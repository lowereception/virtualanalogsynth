==> flow/design.v <==
`timescale 1ns / 1ps
`default_nettype wire
module Synth_clk(
    input Sys_clk,				 
	 input Syn_ce,					 
	 input Syn_rst,				 
    output Syn_clk				 
    );
	 reg state = 0;				 
	 reg [7:0] cnt = 0;			 
	 always @(posedge Sys_clk) begin		 
		 if (! Syn_ce) begin					 
			state <= state;
			cnt <= cnt;
		 end
		 else if (Syn_rst) begin			 
			 state <= 0;			
			 cnt <= 0;
		 end
		 else begin								 
			 if (cnt < 50 - 1) begin
			 	cnt <= cnt + 1;
			 end
			 else begin							 
				state <= ~state;
				cnt <= 0;
			 end 									 
		 end 										 
	 end											 
	 assign Syn_clk = state;
endmodule
Tool chain data of Synth_clk
The steps from the RTL of Synth_clk to its reports follow in flow order.
Lines are those of the file above, counted from 1.
Operators carry their Yosys type and port widths (W data, S select, Z words).
Library cell names are shortened.
Not given: -

set-up
  design top = Synth_clk
  clock input = Sys_clk
  library = sky130hd
  corner = tt_025C_1v80

Word level
Yosys after proc, flatten, opt, wreduce and memory -nomap, before mapping. Memory bits, and registers merged into a memory's read port (data or address), are not among the register bits. Print and check cells are not counted. Equal cells are merged and count once.

storage and ports
  register bits after elaboration = 9
  bits of input ports = 3
  output and inout port bits = 1
  cells after elaboration = 10

operators by class
  $add $sub $neg = 1
  $lt $le $gt $ge = 1
  equality and inequality tests = 1
  muxes and demuxes = 1
  bitwise logic cells = 2
  reduce/logical cells = 2

operators with widths
  kind                   number
  $add A8 B1 Y8 const B  1
  $lt A8 B6 Y1 const B   1
  $not A1 Y1             2
  $ne A2 B2 Y1 const B   1
  $reduce_and A2 Y1      1
  $reduce_or A2 Y1       1
  $mux W1                1

Longest topological paths
Longest topological path by Yosys (ltp), each cell counted once; first at word level (registers and memories cut), then after technology mapping (sequential cells cut; the memories' decode and read muxes count).

depth
  word-level depth = 3
  ABC_AREA = 1
  depth in mapped cells = 6

Netlist
Yosys stat after the flow's synthesis: flattened, memories mapped to cells. It holds for the ABC_AREA given above (unset counts as 0); a run with the other value may have another netlist.
Totals and module areas in this step are rounded.

cells by type
  cell type  number
  edfxtp_1   9
  nor2_1     8
  inv_1      7
  nand2_1    7
  ha_1       2
  nor3_4     1
  nand4_1    2
  nor2_2     2
  nand2_4    1
  nand3_1    2
  xnor2_1    1
  nand2_2    1
  a21oi_1    1
  conb_1     1

mapped netlist
  cells in the netlist = 45
  synthesis area = 464.2 um^2
  flip-flop cells = 9
  buffer cells = 0

Timing after synthesis
OpenSTA on the mapped netlist: ideal clock, no wires. The path of least setup slack (recovery checks aside). Input and output delay are each 20% of the period. Register names are those of the netlist, which keeps one name where synthesis merged equal registers.

path after synthesis
  path type = register to register
  from = register cnt[0]
  to = register state
  clock period = 1320 ps
  library setup time = 304 ps
  launch time at the first pin = 0 ps
  arrival time = 869 ps
  data required time = 1016 ps
  setup slack = 148 ps
  path delay = 1173 ps
  driving pins on the path = 6
  period reached after synthesis = 1172 ps

"path delay" = arrival - input delay + setup time.
"driving pins on the path" counts driving pins, that of a launching flip-flop among them; a cell with two outputs on the path counts twice.
"period reached after synthesis" is the clock period less the worst setup slack; recovery checks do not enter. This is arithmetic on one report: input and output delays are still those of the set period (20% each).
The rows between start and end are the longest chain of elaborated cells between them; the timing report does not say that the signal goes this way. Where chains are equally long, one stands for them.
Each line given opens the expression or statement behind the cell; cells for indexed reads and writes are added by Yosys, which also makes memories of some case tables.
At most two assigning lines are given for a register; there are more.
The path ends at the enable pin of a flip-flop; only ways to that pin are counted.

on the way, after synthesis
  cells stage by stage = edfxtp_1 -> inv_1 -> ha_1 -> nand2_1 -> nand2_2 -> a21oi_1
  cells in the longest elaborated chain = 3

RTL lines, path after synthesis
  what               RTL line  RTL
  start, declared    10        reg [7:0] cnt = 0;
  start, assigned    14        cnt <= cnt;
  start, assigned    22        cnt <= cnt + 1;
  $lt A8 B6 Y1       21        if (cnt < 50 - 1) begin
  $ne A2 B2 Y1       -
  $reduce_and A2 Y1  -
  end, assigned      13        state <= state;
  end, assigned      25        state <= ~state;
  end, declared      9         reg state = 0;

Memo
Re: implementation data of Synth_clk

module Synth_clk, platform sky130hd, 2 stored runs of the flow under differing settings, order arbitrary. Input and output delays are each 20% of the period that was set; the output load is 0.01 pF.
Settings: . = not set for that run.

item                    job 1  job 2
period_ns               2.34   0.987
CORE_UTILIZATION        61     71
SETUP_SLACK_MARGIN      0.51   0.22
PLACE_DENSITY_LB_ADDON  0.28   0.08
CORE_ASPECT_RATIO       1.36   .
ABC_AREA                1      .
GPL_TIMING_DRIVEN       1      1
GPL_ROUTABILITY_DRIVEN  1      1
CTS_CLUSTER_SIZE        39     .
CAP_MARGIN              25     20
MAX_ROUTING_LAYER       met5   .
CORE_MARGIN             2      10
SLEW_MARGIN             20     35
TNS_END_PERCENT         .      10

Job 1: unfinished; error PDN-0185 in floorplanning
Job 2: unfinished; error PDN-0185 in floorplanning
